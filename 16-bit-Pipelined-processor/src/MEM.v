==> flow/design.v <==
module MEM #(parameter DATA_WIDTH = 16,
             parameter ADDR_WIDTH = 8,
             parameter IMM8_WIDTH = 8,
             parameter REG_WIDTH  = 4,
             parameter CV_WIDTH   = 11,
             parameter OP_WIDTH   = 4)
       (input clk,
        input rst,
        input[ADDR_WIDTH-1:0] PCM_i,
        input[DATA_WIDTH-1:0] alu_outM_i,
        input[DATA_WIDTH-1:0] WriteDataM_i,
        input[IMM8_WIDTH-1:0] imm8M_i,
        input[REG_WIDTH-1:0] rsM_i,
        input[REG_WIDTH-1:0] WriteRegM_i,
        input stall_MEM_WB_i,
        input MemSrc_i,
        input RegWriteM_i,
        input BranchM_i,
        input MemReadM_i,
        input MemWriteM_i,
        input MemToRegM_i,
        input MovM_i,
        input jumpM_i,
        input FloatingM_i,
        input[DATA_WIDTH-1:0] floating_Result_i,
        input[DATA_WIDTH-1:0] ResultW_i,
        output[ADDR_WIDTH-1:0] branchAddr_o,
        output[ADDR_WIDTH-1:0] jumpAddr_o,
        output jumpM_o,
        output[DATA_WIDTH-1:0] WBResultM_w,
        output reg[DATA_WIDTH-1:0] WBResultM_o,
        output reg[REG_WIDTH-1:0] WriteRegM_o,
        output reg RegWriteM_o ,
        output reg MemToRegM_o ,
        output reg MemReadM_o,
        output dm_rd,
        output dm_wr,
        output[ADDR_WIDTH-1:0] MemAddr_o,
        output[DATA_WIDTH-1:0] WriteDataM_o,
        output PC_src_o
       );
assign PC_src_o = ((WriteDataM_o == 'd0) && (BranchM_i) );
assign jumpM_o = jumpM_i;
assign branchAddr_o = imm8M_i;
assign jumpAddr_o   = imm8M_i;
assign  dm_wr = MemWriteM_i;
assign  dm_rd = MemReadM_i;
assign  MemAddr_o = imm8M_i;
assign WriteDataM_o = MemSrc_i ?  ResultW_i : WriteDataM_i ;
wire[DATA_WIDTH-1:0] sign_extended_val = {{8{imm8M_i[7]}},imm8M_i[7:0]};
assign WBResultM_w = MovM_i ? sign_extended_val : (FloatingM_i ? floating_Result_i:alu_outM_i);
always @(posedge clk)
begin
    if(rst)
    begin
        RegWriteM_o <= 'd0;
        MemToRegM_o <= 'd0;
        WBResultM_o <= 'd0;
        WriteRegM_o <= 'd0;
        MemReadM_o  <= 'd0;
    end
    else if(stall_MEM_WB_i)
    begin
        RegWriteM_o <= RegWriteM_o;
        MemToRegM_o <= MemToRegM_o;
        WBResultM_o <= WBResultM_o;
        WriteRegM_o <= WriteRegM_o;
        MemReadM_o  <= MemReadM_o;
    end
    else
    begin
        RegWriteM_o <= RegWriteM_i;
        MemToRegM_o <= MemToRegM_i;
        WBResultM_o <= WBResultM_w;
        WriteRegM_o <= WriteRegM_i;
        MemReadM_o  <= MemReadM_i;
    end
end
endmodule
Tool chain data of MEM
Tool output for the design above, in the order of the flow.
Lines are those of the file above, counted from 1.
Operators: Yosys type, input widths -> output width; for muxes data width and select width s.
Cell names lack the library's common part.
A cell with n/a has no value.
Design
  top: MEM
  clock: clk
  library: sky130hd
  timing corner: tt_025C_1v80

After elaboration
Source: Yosys, flattened and elaborated, memories not mapped. Widths are those after wreduce; folded enables and synchronous resets count as part of the registers. Registers that Yosys merges into a memory's read port (data or address) are not register bits. Print and check cells do not count. Equal cells are merged and count once.
Bit counts
  flip-flop bits (word level): 23
  output and inout bits: 83
  bits of input ports: 100
Cells by class
  reductions and logical operators: 2
  multiplexer cells: 3
Operator list (count)
  $mux 16: 3
  $logic_not 16->1: 1
  $logic_and 1x1->1: 1

Depth
Depth = most cells in a row (Yosys ltp): at word level without a register or memory, in the mapped netlist without a sequential cell, where the memories' decode and read muxes count.
Logic depth
  depth in word-level cells: 3
  ABC_AREA: 0
  mapped depth: 5

Mapped cells and area
The flow's flattened synthesis, as Yosys stat reports it; memories are mapped. The netlist is that of the ABC_AREA named above (0 if unset); the other value can give another one.
Synthesis totals
  area of sequential cells: 460.4 um^2
  mapped cells: 197
  cell area after synthesis: 1676.6 um^2
  flip-flop cells: 23
Cells by type
  dfxtp_1: count 23, area in all 460.442 um^2
  buf_4: count 29, area in all 217.709 um^2
  mux2_2: count 14, area in all 157.651 um^2
  o32ai_1: count 16, area in all 140.134 um^2
  nor2b_1: count 21, area in all 131.376 um^2
  a211oi_1: count 16, area in all 120.115 um^2
  nor2_1: count 25, area in all 93.84 um^2
  mux2i_1: count 7, area in all 70.067 um^2
  nand2_1: count 16, area in all 60.058 um^2
  buf_6: count 4, area in all 45.043 um^2
  mux2_4: count 2, area in all 30.029 um^2
  buf_2: count 5, area in all 25.024 um^2
  and2b_1: count 3, area in all 22.522 um^2
  nor4_1: count 3, area in all 18.768 um^2
  and4_1: count 2, area in all 17.517 um^2
  clkbuf_1: count 4, area in all 15.014 um^2
  nor4_2: count 1, area in all 12.512 um^2
  nor3_1: count 2, area in all 10.01 um^2
Not listed: further types 4, cells in them 4.

Path before layout
Source: OpenSTA report_checks on the synthesized netlist (no wires, ideal clock, input and output delay 20% of the period each), path of least setup slack; recovery checks are left aside. Register names are those of the netlist, which keeps one name where synthesis merged equal registers.
Path after synthesis
  path type: input-to-output
  start: input MemSrc_i
  end: output PC_src_o
  data arrival time: 1.277 ns
  data required time: 1.504 ns
  path buffers: 1
  clock period: 1.88 ns
  time at the first pin: 0.376 ns
  stages: 4
  output delay: 0.376 ns
  slack: 0.227 ns
  path delay: 0.901 ns
  synthesis period reached: 1.653 ns
"path delay" = arrival - input delay + setup time.
A path that ends at an output port has no setup time.
"stages" counts driving pins, that of a launching flip-flop among them; a cell with two outputs on the path counts twice.
"synthesis period reached" = period - worst setup slack (recovery checks aside). The figure is calculated, with input and output delays left at 20% of the set period.
The rows between start and end are the longest chain of elaborated cells between them; the timing report does not say that the signal goes this way. Where chains are equally long, one stands for them.
A line is the first line of the expression or statement that the cell stems from. Yosys adds cells for indexed reads and writes and turns some case tables into memories.
On the way, after synthesis
  cell sequence: buf_6 mux2_4 nor4_2 o211a_1
  length of the longest elaborated chain: 3
  elaborated cells between the ends (all ways): 3
  those cells by class: mux (1); reduce/logical (2)
RTL lines, path after synthesis
  from (decl): line 16  | input MemSrc_i,
  $mux 16: line 49  | assign WriteDataM_o = MemSrc_i ?  ResultW_i : WriteDataM_i ;
  $logic_not 16->1: line 42  | assign PC_src_o = ((WriteDataM_o == 'd0) && (BranchM_i) );
  $logic_and 1x1->1: line 42
  to (decl): line 40  | output PC_src_o
Nets of the timed path that keep an RTL name, with a line that drives or declares them; the list need not be complete.
Nets with RTL names, path after synthesis (line)
  WriteDataM_o[14]: 49

Path in the finished layout
From the final timing report of flow run 1: the path of least setup slack in the routed layout; clock arrival at registers is part of the times.
Path post-layout
  path type: input-to-output
  start: input alu_outM_i[5]
  end: output WBResultM_w[5]
  data required time: 1.82 ns
  clock period: 2.27 ns
  slack: -0.05 ns
  stages: 5
  data arrival time: 1.86 ns
  output delay: 0.45 ns
  time at the first pin: 0.45 ns
  path buffers: 2
The rows between start and end are the longest chain of elaborated cells between them; the timing report does not say that the signal goes this way. Where chains are equally long, one stands for them.
On the way, post-layout
  cell sequence: clkdlybuf4s50_1 nor2b_1 a211oi_2 nor2_1 clkdlybuf4s50_1
  length of the longest elaborated chain: 2
  elaborated cells between the ends (all ways): 2
  those cells by class: mux (2)
RTL lines, path post-layout
  from (decl): line 10  | input[DATA_WIDTH-1:0] alu_outM_i,
  $mux 16 x2: line 51  | assign WBResultM_w = MovM_i ? sign_extended_val : (FloatingM_i ? floating_Result_i:alu_outM_i);
  to (decl): line 30  | output[DATA_WIDTH-1:0] WBResultM_w,

==> runs of MEM <==
Measured data: module MEM, platform sky130hd, 2 stored runs of the flow under differing settings, order arbitrary. Input and output delays are each 20% of the period that was set; the output load is 0.01 pF.
"achieved period" = clock period - worst setup slack. The figure is calculated, with input and output delays left at 20% of the set period.
"worst setup path time" means the part of the period allowed to the worst setup path (the constraints hold back 20% at inputs and 20% at outputs) less its slack; where the path has registers, the arrival times of their clocks count too.

==> flow run 1: settings <==
{ "period_ns": 2.27, "CORE_UTILIZATION": 38, "PLACE_DENSITY_LB_ADDON": 0.15, "CORE_ASPECT_RATIO": 0.58, "TNS_END_PERCENT": 35, "CAP_MARGIN": 30, "SLEW_MARGIN": 25, "MIN_ROUTING_LAYER": "met1", "CORE_MARGIN": 2 }
==> flow run 1: results <==
die size: 4979.2 um^2
achieved period: 2.315 ns
synthesized cell area: 1676.6 um^2
standard-cell area after layout: 3674.8 um^2
final setup TNS: -0.063 ns
worst setup path time: 1.41 ns
worst path kind: input-to-output
lowest setup slack: -0.045 ns

==> flow run 2: settings <==
{ "period_ns": 1.58, "CORE_UTILIZATION": 48, "CAP_MARGIN": 20, "CORE_MARGIN": 2, "SLEW_MARGIN": 20 }
==> flow run 2: results <==
no results, placement failed with GPL-0301
