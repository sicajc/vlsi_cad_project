==> flow/design.v <==
module EX#(parameter DATA_WIDTH = 16,
           parameter ADDR_WIDTH = 8,
           parameter IMM8_WIDTH = 8,
           parameter REG_WIDTH  = 4,
           parameter CV_WIDTH   = 11,
           parameter OP_WIDTH   = 4)
       (input clk,
        input rst,
        input[ADDR_WIDTH-1:0] PCE_i,
        input[DATA_WIDTH-1:0] r1_data_r_i,
        input[DATA_WIDTH-1:0] r2_data_r_i,
        input[IMM8_WIDTH-1:0] imm8E_i,
        input[REG_WIDTH-1:0] rsE_i,
        input[REG_WIDTH-1:0] rdE_i,
        input flush_EX_MEM_i,
        input stall_EX_MEM_i,
        input RegWriteE_i ,
        input[1:0] ALUopE_i ,
        input BranchE_i ,
        input MemReadE_i ,
        input RegDstE_i ,
        input MemWriteE_i ,
        input MemToRegE_i ,
        input MovE_i ,
        input FloatingE_i ,
        input jumpE_i,
        output[DATA_WIDTH-1:0] floating_din_1_o,
        output[DATA_WIDTH-1:0] floating_din_2_o,
        output reg[ADDR_WIDTH-1:0] PCM_o,
        output reg[DATA_WIDTH-1:0] WriteDataM_o,
        output reg[IMM8_WIDTH-1:0] imm8M_o,
        output reg[REG_WIDTH-1:0]  rsM_o,
        output reg[REG_WIDTH-1:0]  WriteRegM_o,
        output reg[DATA_WIDTH-1:0] alu_outM_o,
        output reg RegWriteM_o ,
        output reg BranchM_o ,
        output reg MemReadM_o ,
        output reg MemWriteM_o ,
        output reg MemToRegM_o ,
        output reg MovM_o,
        output reg jumpM_o,
        output reg FloatingE_o,
        input[DATA_WIDTH-1:0] WBResultM_i,
        input[DATA_WIDTH-1:0] ResultW_i,
        input[1:0] alu_src1_i,
        input[1:0] alu_src2_i);
reg[DATA_WIDTH-1:0] alu_in1;
reg[DATA_WIDTH-1:0] alu_in2;
wire[DATA_WIDTH-1:0] WriteDataE_w;
wire[DATA_WIDTH-1:0] WriteRegE_w;
reg[DATA_WIDTH-1:0] alu_w;
always @(*)
begin
    case(alu_src1_i)
        'd0:
        begin
            alu_in1 = r1_data_r_i;
        end
        'd1:
        begin
            alu_in1 = WBResultM_i;
        end
        'd2:
        begin
            alu_in1 = ResultW_i;
        end
        default:
        begin
            alu_in1 = r1_data_r_i;
        end
    endcase
end
always @(*)
begin
    case(alu_src2_i)
        'd0:
        begin
            alu_in2 = r2_data_r_i;
        end
        'd1:
        begin
            alu_in2 = WBResultM_i;
        end
        'd2:
        begin
            alu_in2 = ResultW_i;
        end
        default:
        begin
            alu_in2 = r2_data_r_i;
        end
    endcase
end
always @(*)
begin
    case(ALUopE_i)
        2'b00:
            alu_w = alu_in1 + alu_in2;
        2'b01:
            alu_w = alu_in1 - alu_in2;
        2'b10:
            alu_w = alu_in1 < alu_in2;
        default:
            alu_w = 2'd0;
    endcase
end
always @(posedge clk)
begin
    if(rst)
    begin
        PCM_o <= 'd0;
        WriteDataM_o<='d0;
        imm8M_o<='d0;
        rsM_o<='d0;
        WriteRegM_o<='d0;
        alu_outM_o<='d0;
        RegWriteM_o<='d0;
        BranchM_o<='d0;
        MemReadM_o<='d0;
        MemWriteM_o<='d0;
        MemToRegM_o<='d0;
        MovM_o<='d0;
        jumpM_o <= 'd0;
        FloatingE_o <= 'd0;
    end
    else if(flush_EX_MEM_i)
    begin
        PCM_o <= 'd0;
        WriteDataM_o<='d0;
        imm8M_o<= 'd15;
        rsM_o<= 'd15;
        WriteRegM_o<= 'd15;
        alu_outM_o<= 'd15;
        RegWriteM_o<='d0;
        BranchM_o<='d0;
        MemReadM_o<='d0;
        MemWriteM_o<='d0;
        MemToRegM_o<='d0;
        MovM_o<='d0;
        jumpM_o <= 'd0;
        FloatingE_o <= 'd0;
    end
    else if(stall_EX_MEM_i)
    begin
        PCM_o <= PCM_o;
        WriteDataM_o        <=  WriteDataM_o;
        imm8M_o             <=  imm8M_o;
        rsM_o               <=  rsM_o;
        WriteRegM_o         <=  WriteRegM_o;
        alu_outM_o          <=  alu_outM_o;
        RegWriteM_o         <=  RegWriteM_o;
        BranchM_o           <=  BranchM_o;
        MemReadM_o          <=  MemReadM_o;
        MemWriteM_o         <=  MemWriteM_o;
        MemToRegM_o         <=  MemToRegM_o;
        MovM_o              <=  MovM_o;
        jumpM_o <= jumpM_o;
        FloatingE_o <= FloatingE_o;
    end
    else
    begin
        PCM_o <= PCE_i;
        WriteDataM_o        <=  WriteDataE_w;
        imm8M_o             <=  imm8E_i;
        rsM_o               <=  rsE_i;
        WriteRegM_o         <=  WriteRegE_w;
        alu_outM_o          <=  alu_w;
        RegWriteM_o         <=  RegWriteE_i;
        BranchM_o           <=  BranchE_i;
        MemReadM_o          <=  MemReadE_i;
        MemWriteM_o         <=  MemWriteE_i;
        MemToRegM_o         <=  MemToRegE_i;
        MovM_o              <=  MovE_i;
        jumpM_o <= jumpE_i;
        FloatingE_o <= FloatingE_i;
    end
end
assign WriteDataE_w = alu_in1;
assign WriteRegE_w  = RegDstE_i ? rsE_i : rdE_i;
endmodule
Tool chain data of EX

What the tools print for EX, step after step.
Line numbers count from 1 in the design file above.
Operators: Yosys type, input widths -> output width; for muxes data width and select width s.
Cell names lack the library's common part.
A cell with -- has no value.

Design top: EX
Clock port: clk
Cell library: sky130hd
Corner: tt_025C_1v80

Elaborated design

Source: Yosys, flattened and elaborated, memories not mapped. Widths are those after wreduce. Registers that Yosys merges into a memory's read port (data or address) are not register bits. Print and check cells do not count. Equal cells are merged and count once.

Bits in registers: 64
Bits of input ports: 107
Output and inout bits: 96
Cells after elaboration: 40

Add/sub/neg operators: 2
$lt $le $gt $ge: 1
Equal/unequal tests: 7
Multiplexer cells: 12
Reduce/logical cells: 2

Operator list:

| cell               | count |
| $pmux 16 s2        | 2 |
| $pmux 16 s3        | 1 |
| $mux 4             | 9 |
| $add 16x16->16     | 1 |
| $sub 16x16->16     | 1 |
| $lt 16x16->1       | 1 |
| $eq 2x1->1 const B | 3 |
| $eq 2x2->1 const B | 3 |
| $ne 2x2->1 const B | 1 |
| $logic_not 2->1    | 1 |
| $reduce_or 2->1    | 1 |

Depth

Longest topological path by Yosys (ltp), each cell counted once; first at word level (registers and memories cut), then after technology mapping (sequential cells cut; the memories' decode and read muxes count).

Depth in word-level cells: 6
ABC_AREA: 0
Gate-level depth with buffers: 18

Mapped cells and area

The flow's flattened synthesis, as Yosys stat reports it; memories are mapped. The netlist is that of the ABC_AREA named above (0 if unset); the other value can give another one.

Cell types:

| type     | count | total area (µm²) |
| dfxtp_1  | 64    | 1.28E+03 |
| mux2i_1  | 54    | 540.518 |
| ha_1     | 35    | 437.92 |
| nor2_1   | 70    | 262.752 |
| a22oi_1  | 34    | 255.245 |
| buf_4    | 32    | 240.23 |
| a21oi_1  | 46    | 230.221 |
| nand2_1  | 44    | 165.158 |
| o21ai_0  | 27    | 135.13 |
| inv_1    | 32    | 120.115 |
| clkbuf_1 | 31    | 116.362 |
| xnor2_1  | 13    | 113.859 |
| nor3_1   | 14    | 70.067 |
| a22o_1   | 7     | 61.309 |
| o21ai_1  | 12    | 60.058 |
| o21bai_1 | 7     | 52.55 |
| fa_1     | 2     | 40.038 |
| nor2b_1  | 6     | 37.536 |

Not listed: further types 37, cells in them 71.

Mapped cells: 601
Mapped area: 4735.8 µm²
Sequential part of the area: 1281.2 µm²
Flip-flops: 64

Path before layout

OpenSTA on the mapped netlist: ideal clock, no wires. The path of least setup slack (recovery checks aside). Input and output delay are each 20% of the period. Register names are those of the netlist, which keeps one name where synthesis merged equal registers.

Path kind: input to register
Start: input port alu_src2_i[0]
End: register alu_outM_o[12]
Period: 8.58 ns
Arrival: 4.646 ns
Setup slack: 3.817 ns
Path delay: 3.047 ns
Stages on the path: 16
Path buffers: 2
Period reached after synthesis: 4.763 ns

"path delay" is the arrival time less input delay plus setup time.
"stages on the path": output pins that drive a net of the path, with the launching flip-flop's if there is one; two outputs of one cell count as two.
"period reached after synthesis" = period - worst setup slack (recovery checks aside). The figure is calculated, with input and output delays left at 20% of the set period.
The rows between start and end are the longest chain of elaborated cells between them; the timing report does not say that the signal goes this way. Where chains are equally long, one stands for them.
Each line given opens the expression or statement behind the cell; cells for indexed reads and writes are added by Yosys, which also makes memories of some case tables.
A register here has more assigning lines than the two given.

Path through: inv_1 > ha_1 > clkbuf_1 > clkbuf_1 > a22oi_1 > o21ai_0 > inv_1 > fa_1 > nand2b_1 > a21oi_1 > nor3b_1 > o22ai_1 > o31ai_1 > mux2i_1 > xnor2_1 > a22o_1
Length of the longest elaborated chain: 4
Elaborated cells on any way between the ends: 6
Source lines of those cells: 4

RTL lines, path after synthesis:

| element         | line | text |
| start, declared | 46   | `input[1:0] alu_src2_i);` |
| $eq 2x2->1      | 75   | `case(alu_src2_i)` |
| $pmux 16 s2     | 75   |  |
| $sub 16x16->16  | 100  | `alu_w = alu_in1 - alu_in2;` |
| $pmux 16 s3     | 96   | `case(ALUopE_i)` |
| end, assigned   | 150  | `alu_outM_o          <=  alu_outM_o;` |
| end, assigned   | 167  | `alu_outM_o          <=  alu_w;` |
| end, declared   | 34   | `output reg[DATA_WIDTH-1:0] alu_outM_o,` |

==> runs of EX <==
EX through Yosys and OpenROAD on sky130hd: 2 stored runs, unordered, with their settings. The constraints put input and output delay at 20% of the set period each and load the outputs with 0.01 pF.
A setting shown as . is not set for that run.

| setting or result                  | run A | run B |
| period_ns                          | 3.12  | 6.34  |
| CORE_UTILIZATION                   | 63    | 39    |
| PLACE_DENSITY                      | 0.71  | .     |
| TNS_END_PERCENT                    | 75    | .     |
| SLEW_MARGIN                        | 35    | 20    |
| MAX_ROUTING_LAYER                  | met4  | .     |
| CAP_MARGIN                         | 20    | 20    |
| CORE_MARGIN                        | 2     | 2     |
| SETUP_SLACK_MARGIN                 | .     | -0.37 |
| HOLD_SLACK_MARGIN                  | .     | 0.16  |
| CORE_ASPECT_RATIO                  | .     | 0.68  |
| CELL_PAD_IN_SITES_DETAIL_PLACEMENT | .     | 2     |
| GPL_ROUTABILITY_DRIVEN             | .     | 1     |
| MIN_ROUTING_LAYER                  | .     | met1  |

Run A: no results, placement failed with DPL-0033
Run B: no results, placement failed with DPL-0033
