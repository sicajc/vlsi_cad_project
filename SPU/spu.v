==> flow/design.v <==
module reg_file #(
parameter  DEPTH = 4,
parameter  ADDR = 2,
parameter  WIDTH = 8)
(
input     rst,
input     clk,
input     w_en,                    
input     [ADDR-1:0]    w_addr,    
input     r1_en,                   
input     r2_en,                   
input     [ADDR-1:0]    r1_addr,   
input     [ADDR-1:0]    r2_addr,   
input     [WIDTH-1:0]   w_data,    
output    [WIDTH-1:0]   r1_data,   
output    [WIDTH-1:0]   r2_data    
);
reg [WIDTH-1:0]    rf[0:DEPTH-1];
assign  r1_data = (r1_en) ? rf[r1_addr] : {(WIDTH){1'b0}};
assign  r2_data = (r2_en) ? rf[r2_addr] : {(WIDTH){1'b0}};
always@(posedge clk or posedge rst)
begin: rf_block
  integer i;
  if(rst)
     for(i=0; i<DEPTH; i=i+1)
           rf[i] <= {(WIDTH){1'b0}};
  else if(w_en)
           rf[w_addr] <= w_data;
end
endmodule
module spu(
input  clk,
input  rst,
input  start,                   
output stop,                    
input   [15:0] im_r_data,       
output  [7:0]  im_addr,         
output  im_rd,                  
output  [7:0] dm_addr,          
output  dm_rd,                  
output  dm_wr,                  
input  [15:0] dm_r_data,        
output [15:0] dm_w_data         
);
wire pco_en;
wire rf_s1;
wire rf_s0;
wire [3:0] rf_w_addr;    
wire rf_w_wr;            
wire [3:0] rf_rp_addr;   
wire rf_rp_rd;           
wire [3:0] rf_rq_addr;   
wire rf_rq_rd;           
wire alu_s1;
wire alu_s0;
wire [7:0] loac;
spu_ctrl c1(.clk(clk),
            .rst(rst),
            .start(start),             
            .stop(stop),               
				.pco_en(pco_en),
            .im_r_data(im_r_data),     
            .im_addr(im_addr),         
            .im_rd(im_rd),             
            .dm_addr(dm_addr),         
            .dm_rd(dm_rd),             
            .dm_wr(dm_wr),             
            .rf_s1(rf_s1),
				.rf_s0(rf_s0),
            .rf_w_addr(rf_w_addr),     
            .rf_w_wr(rf_w_wr),         
            .rf_rp_addr(rf_rp_addr),   
            .rf_rp_rd(rf_rp_rd),       
            .rf_rq_addr(rf_rq_addr),   
            .rf_rq_rd(rf_rq_rd),       
            .alu_s1(alu_s1),
				.alu_s0(alu_s0),
				.loac(loac)
);
spu_datapath d1(.clk(clk),
                .rst(rst),
					 .pco_en(pco_en),
                .rf_s1(rf_s1),
					 .rf_s0(rf_s0),
                .rf_w_addr(rf_w_addr),       
                .rf_w_wr(rf_w_wr),           
                .rf_rp_addr(rf_rp_addr),     
                .rf_rp_rd(rf_rp_rd),         
                .rf_rq_addr(rf_rq_addr),     
                .rf_rq_rd(rf_rq_rd),         
                .alu_s1(alu_s1),
					 .alu_s0(alu_s0),
                .dm_r_data(dm_r_data),       
                .dm_w_data(dm_w_data),       
					 .loac(loac)
);
endmodule
`timescale 1ns/10ps
module spu_ctrl(
input   clk,
input   rst,
input   start,                  
output  reg stop,               
input	  pco_en,		
input   [15:0] im_r_data,       
output  [7:0]  im_addr,         
output  reg im_rd,              
output  [7:0] dm_addr,          
output  reg dm_rd,              
output  reg dm_wr,              
output  reg rf_s1,
output  reg rf_s0,
output  reg [3:0] rf_w_addr,    
output  reg rf_w_wr,            
output  reg [3:0] rf_rp_addr,   
output  reg rf_rp_rd,           
output  reg [3:0] rf_rq_addr,   
output  reg rf_rq_rd,           
output  reg alu_s1,
output  reg	alu_s0,
output  [7:0] loac
);
parameter [3:0]  INIT   = 4'd0, 
                 FETCH  = 4'd1,
					  DECODE = 4'd2,
					  LOAD   = 4'd3,
					  STORE  = 4'd4,
                 ADD    = 4'd5,
					  LOAC	= 4'd6,
					  SUB		= 4'd7,
					  JMPZ	= 4'd8,
					  JUMP	= 4'd9,
                 STOP   = 4'd15;
parameter [3:0]  OP_LOAD   = 4'd0,
					  OP_STORE  = 4'd1,
                 OP_ADD    = 4'd2,
					  OP_LOAC	= 4'd3,
					  OP_SUB		= 4'd4,
					  OP_JMPZ	= 4'd5,
					  OP_JUMP	= 4'd6,
	              OP_STOP  	= 4'd15;				  
reg [7:0] pc;     
reg pc_inc;
reg pc_clr;
reg pc_jmpz;
reg pc_jump;
reg [15:0] ir;     
reg ir_ld;
reg [3:0] cs, ns;   
wire [3:0] ra, rb, rc;   
wire [3:0] op;           
wire [7:0] pco;	 
assign im_addr = pc;
assign op = ir[15:12];
assign ra = ir[11:8];
assign rb = ir[7:4];
assign rc = ir[3:0];
assign dm_addr = ir[7:0];
assign loac = ir[7:0];
assign pco = ir[7:0];
always@(posedge clk or posedge rst)
begin
	 if(rst)
		 pc <= #1 8'd0;
	 else if(pc_clr)
		 pc <= #1 8'd0;
	 else
		 case({pc_jump,pc_jmpz,pc_inc})
			3'b100:pc <= #1 (pc + pco - 1'b1);
			3'b010:pc <= #1 (pco_en? (pc + pco - 1'b1) : (pc));
			3'b001:pc <= #1 (pc + 8'd1);
			default:pc <= #1 pc;
		 endcase
end
always@(posedge clk or posedge rst)
begin
  if(rst)
     ir <= #1 16'd0;
  else if(ir_ld)
     ir <= #1 im_r_data;
end
always@(posedge clk or posedge rst)
begin
  if(rst)
     cs <= #1 INIT;
  else 
     cs <= #1 ns;
end
always@(*)
begin
  case(cs)
  INIT:    if(start)
              ns = FETCH;
			  else
			     ns = INIT;
  FETCH:   ns = DECODE;
  DECODE:  case(op)
           OP_LOAD:  ns = LOAD;
			  OP_STORE: ns = STORE;
			  OP_ADD:   ns = ADD;
			  OP_LOAC:	ns	= LOAC;
			  OP_SUB:	ns = SUB;
			  OP_JMPZ:	ns	= JMPZ;
			  OP_JUMP:  ns = JUMP;
			  OP_STOP:  ns = STOP; 
           default:  ns = INIT;
			  endcase
  LOAD:    ns = FETCH;
  STORE:   ns = FETCH;
  ADD:     ns = FETCH;
  LOAC:	  ns = FETCH;
  SUB:	  ns = FETCH;
  JMPZ:    ns = FETCH;
  JUMP:	  ns = FETCH;
  STOP:    ns = INIT;
  default: ns = INIT;
  endcase
end
always@(*)
begin
  im_rd = 1'b0;
  pc_clr = 1'b0;
  pc_inc = 1'b0;
  pc_jmpz = 1'b0;
  pc_jump = 1'b0;
  ir_ld = 1'b0;  
  dm_rd = 1'b0;
  dm_wr = 1'b0;
  rf_s1 = 1'b0;
  rf_s0 = 1'b0;
  rf_w_addr  = 4'd0;
  rf_w_wr = 1'b0;
  rf_rp_addr = 4'd0;
  rf_rp_rd = 1'b0;  
  rf_rq_addr = 4'd0;
  rf_rq_rd = 1'b0;  
  alu_s1 = 1'b0;
  alu_s0 = 1'b0;
  stop = 1'b0; 
  case(cs)
  INIT:    begin
             pc_clr = 1'b1;  
           end
  FETCH:   begin
             im_rd  = 1'b1;
				 ir_ld  = 1'b1;
			    pc_inc = 1'b1;  
           end
  LOAD:    begin
             dm_rd = 1'b1;
			    rf_s0 = 1'b1; 
			    rf_w_addr = ra;
			    rf_w_wr = 1'b1;			  
           end
  STORE:   begin
             dm_wr = 1'b1; 
			    rf_rp_addr = ra;
			    rf_rp_rd = 1'b1;			  
           end
  ADD:     begin           
			    rf_rp_addr = rb;
			    rf_rp_rd = 1'b1;
			    rf_rq_addr = rc;
			    rf_rq_rd = 1'b1;
			    rf_w_addr = ra;
			    rf_w_wr = 1'b1;	
	          alu_s0 = 1'b1;		  
           end
  LOAC:	  begin
				 rf_s1 = 1'b1;
				 rf_w_addr = ra;
				 rf_w_wr = 1'b1;
			  end
  SUB:	  begin
				 rf_rp_addr = rb;
			    rf_rp_rd = 1'b1;
			    rf_rq_addr = rc;
			    rf_rq_rd = 1'b1;
			    rf_w_addr = ra;
			    rf_w_wr = 1'b1;	
	          alu_s1 = 1'b1;
			  end
  JMPZ:    begin
				 rf_rp_addr = ra;
				 rf_rp_rd = 1'b1;
				 pc_jmpz = 1'b1;
			  end
  JUMP:	  begin
				 pc_jump = 1'b1;
			  end
  STOP:    begin
             stop = 1'b1;  
           end
  default: begin
             im_rd = 1'b0;
             pc_clr = 1'b0;
             pc_inc = 1'b0;
				 pc_jmpz = 1'b0;
				 pc_jump = 1'b0;
             ir_ld = 1'b0;  
             dm_rd = 1'b0;
             dm_wr = 1'b0;
				 rf_s1 = 1'b0;
             rf_s0 = 1'b0;
             rf_w_addr  = 4'd0;
             rf_w_wr = 1'b0;
             rf_rp_addr = 4'd0;
             rf_rp_rd = 1'b0;  
             rf_rq_addr = 4'd0;
             rf_rq_rd = 1'b0;
				 alu_s1 = 1'b0;
             alu_s0 = 1'b0;
             stop = 1'b0;
			  end
  endcase
end
endmodule
module spu_datapath(
input clk,
input rst,
output pco_en,  
input rf_s1,
input rf_s0,
input  [3:0] rf_w_addr,   
input  rf_w_wr,           
input  [3:0] rf_rp_addr,  
input  rf_rp_rd,          
input  [3:0] rf_rq_addr,  
input  rf_rq_rd,          
input	 alu_s1,
input  alu_s0,
input	 [7:0] loac,
input  [15:0] dm_r_data,  
output [15:0] dm_w_data   
);
wire   [15:0] mux_out;
wire   [15:0] rf_rp_data;   
wire   [15:0] rf_rq_data;   
reg    [15:0] alu_out;
assign mux_out = rf_s1? loac : rf_s0? dm_r_data : alu_out;
assign dm_w_data = rf_rp_data;
assign pco_en = !rf_rp_data;
reg_file #(
 .DEPTH(16),
 .ADDR(4),
 .WIDTH(16))
rf(.rst(rst),
   .clk(clk),
   .w_en(rf_w_wr),         
   .w_addr(rf_w_addr),     
   .r1_en(rf_rp_rd),       
   .r2_en(rf_rq_rd),       
   .r1_addr(rf_rp_addr),   
   .r2_addr(rf_rq_addr),   
   .w_data(mux_out),       
   .r1_data(rf_rp_data),   
   .r2_data(rf_rq_data)    
);
always@(*)
begin
  case({alu_s1, alu_s0})
  2'd0: alu_out = rf_rp_data;
  2'd1: alu_out = rf_rp_data + rf_rq_data;
  2'd2: alu_out = rf_rp_data - rf_rq_data;
  default: alu_out = 16'd0;
  endcase
end
endmodule
* From RTL to reports: spu *
What the tools print for spu, step after step.
Line numbers count from 1 in the design file above.
Operators: Yosys type, input widths -> output width; for muxes data width and select width s.
Library cell names are shortened.
A cell with - has no value.

inputs
  top module = spu
  clock = clk
  standard-cell library = sky130hd
  corner = tt_025C_1v80

* Elaborated design *
Yosys after proc, flatten, opt, wreduce and memory -nomap, before mapping. Print and check cells are not counted. Equal cells are merged and count once.
Yosys's memory passes give these memory sizes; they may raise the number of words (mostly to a power of two), join words into wider ones and drop unused or constant bits.

bit counts
  bits in read-only memories = 64
  cells after elaboration = 143
  bits of input ports = 35
  output and inout bits = 36
  register bits after elaboration = 284
  memories kept = 1

memories
  memory            words  bits a word  rd ports  wr ports  line  text
  (name not given)  16     4            1         0         197   DECODE:  case(op)

cells by class
  add/sub/neg operators = 5
  multiplexer cells = 28
  equality and inequality tests = 61
  reductions and logical operators = 29

operators by type and width
  kind                 count
  $pmux 16 s16         2
  $eq 4x4->1 const B   27
  $eq 4x3->1 const B   16
  $mux 16              4
  $pmux 16 s3          1
  $reduce_and 2->1     17
  $eq 4x2->1 const B   8
  $pmux 8 s3           1
  $add 16x16->16       1
  $sub 16x16->16       1
  $logic_not 16->1     1
  $eq 4x1->1 const B   4
  $logic_not 4->1      4
  $pmux 4 s4           1
  $mux 8               2
  $mux 1               14
  $reduce_or 4->1      2
  $add 8x1->8 const B  1
  $sub 8x1->8 const B  1
  $add 8x8->8          1
  $pmux 4 s2           1
  $mux 4               2
  $reduce_or 7->1      1
  $reduce_or 2->1      2
  $reduce_bool 4->1    1
  $eq 3x1->1 const B   1
  $ne 3x1->1 const B   1
  $eq 3x2->1 const B   1

Other operator kinds: 4; their cells: 4.

* Longest topological paths *
Longest topological path by Yosys (ltp), each cell counted once; first at word level (registers and memories cut), then after technology mapping (sequential cells cut; the memories' decode and read muxes count).

depth
  depth after elaboration = 10
  ABC_AREA = 0
  depth in mapped cells = 31
  depth with buffers taken out = 25

* After synthesis *
Source: synth_stat.txt of the flow (Yosys; design flattened, memories mapped). It holds for the ABC_AREA given above (unset counts as 0); a run with the other value may have another netlist.
The area totals of this step are shown rounded.

synthesis totals
  flip-flops = 284
  buffer cells = 172
  chip area (Yosys) = 0.0167 mm²
  area of sequential cells = 0.00711 mm²
  standard cells after synthesis = 1975

cells by type
  type      count  area in all (µm²)
  dfrtp_1   284    7.11E+03
  o21ai_0   310    1.55E+03
  nand2_1   351    1.32E+03
  a22oi_1   98     735.706
  clkbuf_1  138    517.997
  ha_1      36     450.432
  a222oi_1  38     380.365
  a21oi_1   64     320.307
  nor2_1    83     311.549
  and3_1    35     218.96
  a31oi_1   33     206.448
  inv_1     52     195.187
  xnor2_1   22     192.685
  nand3_1   34     170.163
  a22o_1    16     140.134
  o22ai_1   22     137.632
  mux2i_1   13     130.125
  and2_1    20     125.12

Not listed: further types 63, cells in them 326.
The figures by module come from a second, unflattened synthesis with its own total; it is not the netlist above.

second synthesis, totals
  cell total of the unflattened synthesis = 1753
  area total of the unflattened synthesis = 0.0178 mm²

Each row is one instance without its submodules.

by module
  module        area (mm²)  seq. area (mm²)  cells  times used
  reg_file      0.0141      0.00641          1258   1
  spu_ctrl      0.00211     0.000701         269    1
  spu_datapath  0.00159     0                226    1
  spu           0           0                0      1

* Timing after synthesis *
Path of least setup slack by OpenSTA after synthesis, without wires, with an ideal clock, recovery checks aside; 20% of the period is set as input and as output delay. Where synthesis merged equal registers, the netlist keeps one of their names.

timing path post-synthesis
  path kind = reg2reg
  start = register c1.cs[3]
  end = register d1.rf.rf[10][12]
  arrival time = 5.959 ns
  path buffers = 6
  slack = 5.608 ns
  path delay = 6.092 ns
  driving pins on the path = 31
  launch time at the first pin = 0.000 ns
  setup time = 0.133 ns
  data required time = 11.567 ns
  period = 11.7 ns
  period reached after synthesis = 6.092 ns

"path delay" is the arrival time less input delay plus setup time.
"driving pins on the path" counts driving pins, that of a launching flip-flop among them; a cell with two outputs on the path counts twice.
"period reached after synthesis" is the clock period less the worst setup slack; recovery checks do not enter. This is arithmetic on one report: input and output delays are still those of the set period (20% each).
Between the ends stands the longest chain of elaborated cells between them, by number of cells; it is not shown to be the way that was timed. Of several equally long chains one is given.
A line is the first line of the expression or statement that the cell stems from. Yosys adds cells for indexed reads and writes and turns some case tables into memories.

between the ends, post-synthesis
  path through = dfrtp_1 > clkbuf_1 > nand2b_1 > nor2_1 > inv_1 > ha_1 > buf_2 > or3b_2 > nor3b_1 > o21bai_1 > buf_2 > buf_2 > buf_1 > a31oi_1 > o21ai_0 > nor4_1 > nor2_1 > inv_1 > fa_1 > nor2b_1 > o21ai_0 > a21boi_0 > o21ai_0 > a211oi_1 > o211ai_1 > a21o_1 > a32oi_1 > nor2_1 > o21ai_0 > clkbuf_1 > o21ai_0
  length of the longest elaborated chain = 10
  elaborated cells on any way between the ends = 66
  those cells by class = add/sub: 2; eq/ne: 39; mux: 17; reduce/logical: 8

ends and longest elaborated chain, post-synthesis
  item             line  text
  start, declared  149   reg [3:0] cs, ns;
  start, assigned  185   cs <= #1 INIT;
  start, assigned  187   cs <= #1 ns;
  $eq 4x3->1       240   case(cs)
  $reduce_or 2->1  -
  $pmux 4 s2       240
  $eq 4x4->1       19    assign  r1_data = (r1_en) ? rf[r1_addr] : {(WIDTH){1'b0}};
  $pmux 16 s16     19
  $mux 16          19
  $sub 16x16->16   364   2'd2: alu_out = rf_rp_data - rf_rq_data;
  $pmux 16 s3      361   case({alu_s1, alu_s0})
  $mux 16 x2       340   assign mux_out = rf_s1? loac : rf_s0? dm_r_data : alu_out;
  end, assigned    26    rf[i] <= {(WIDTH){1'b0}};
  end, assigned    28    rf[w_addr] <= w_data;
  end, declared    18    reg [WIDTH-1:0]    rf[0:DEPTH-1];

Nets of the timed path that keep an RTL name, with a line that drives or declares them; the list need not be complete.

nets with RTL names, path post-synthesis
  signal        line
  dm_w_data[1]  19

* Worst path after layout *
From the final timing report of job 1: the path of least setup slack in the routed layout; clock arrival at registers is part of the times.

timing path post-layout
  path kind = reg2reg
  start = register c1.cs[3]
  end = register d1.rf.rf[15][12]
  launch time at the first pin = 0.54 ns
  path buffers = 3
  period = 6.83 ns
  slack = 0.54 ns
  arrival time = 6.69 ns
  data required time = 7.23 ns
  driving pins on the path = 28
  setup time = 0.16 ns

Between the ends stands the longest chain of elaborated cells between them, by number of cells; it is not shown to be the way that was timed. Of several equally long chains one is given.

between the ends, post-layout
  path through = dfrtp_1 > nand2b_1 > nor2_1 > inv_1 > ha_4 > buf_12 > clkinv_1 > a21oi_1 > o2bb2ai_4 > buf_4 > nand2_1 > a21oi_1 > nor4_1 > nor2_1 > inv_1 > fa_1 > nor2b_1 > o21ai_0 > a21boi_0 > o21ai_0 > a211oi_1 > o211ai_1 > a21o_1 > a32oi_1 > nor2_1 > o21ai_0 > buf_4 > o21ai_0
  length of the longest elaborated chain = 10
  elaborated cells on any way between the ends = 66
  those cells by class = add/sub: 2; eq/ne: 39; mux: 17; reduce/logical: 8

ends and longest elaborated chain, post-layout
  item             line  text
  start, declared  149   reg [3:0] cs, ns;
  start, assigned  185   cs <= #1 INIT;
  start, assigned  187   cs <= #1 ns;
  $eq 4x3->1       240   case(cs)
  $reduce_or 2->1  -
  $pmux 4 s2       240
  $eq 4x4->1       19    assign  r1_data = (r1_en) ? rf[r1_addr] : {(WIDTH){1'b0}};
  $pmux 16 s16     19
  $mux 16          19
  $sub 16x16->16   364   2'd2: alu_out = rf_rp_data - rf_rq_data;
  $pmux 16 s3      361   case({alu_s1, alu_s0})
  $mux 16 x2       340   assign mux_out = rf_s1? loac : rf_s0? dm_r_data : alu_out;
  end, assigned    26    rf[i] <= {(WIDTH){1'b0}};
  end, assigned    28    rf[w_addr] <= w_data;
  end, declared    18    reg [WIDTH-1:0]    rf[0:DEPTH-1];

Design spu on sky130hd. What follows are 2 stored runs of the flow, each under its own settings; their order means nothing. The constraints put input and output delay at 20% of the set period each and load the outputs with 0.01 pF.
"clock period achieved" = clock period - worst setup slack. The figure is calculated, with input and output delays left at 20% of the set period.
By "critical path time" is meant the share of the clock period that the worst setup path is allowed (20% is reserved at inputs, 20% at outputs), minus its slack. Clock arrival times at its registers enter into it.
"total design power" rests on the timing tool's default activity at the inputs, not on a simulated workload.
Measured values are rounded.
Settings: n/a = not set for that run.

setting or result                      job 1    job 2
period_ns                              6.83     9.25
SETUP_SLACK_MARGIN                     0.18     1.24
CAP_MARGIN                             20       20
CORE_MARGIN                            2        2
CORE_UTILIZATION                       40       35
SLEW_MARGIN                            20       20
PLACE_DENSITY_LB_ADDON                 n/a      0.12
CELL_PAD_IN_SITES_DETAIL_PLACEMENT     n/a      1
TNS_END_PERCENT                        n/a      5
GPL_ROUTABILITY_DRIVEN                 n/a      1
MAX_ROUTING_LAYER                      n/a      met5
synthesis area (mm²)                   0.0167   0.0167
die area (mm²)                         0.0435   0.0495
standard-cell area after layout (mm²)  0.0195   0.0194
utilization after routing              0.476    0.408
worst setup slack after layout (ns)    0.538    1.40
summed negative setup slack (ns)       0.000    0.000
final worst hold slack (ns)            0.492    0.507
total design power (µW)                9950     7520
clock period achieved (ns)             6.292    7.848
critical path time (ns)                6.29     6.00
worst setup path type                  reg2reg  reg2out
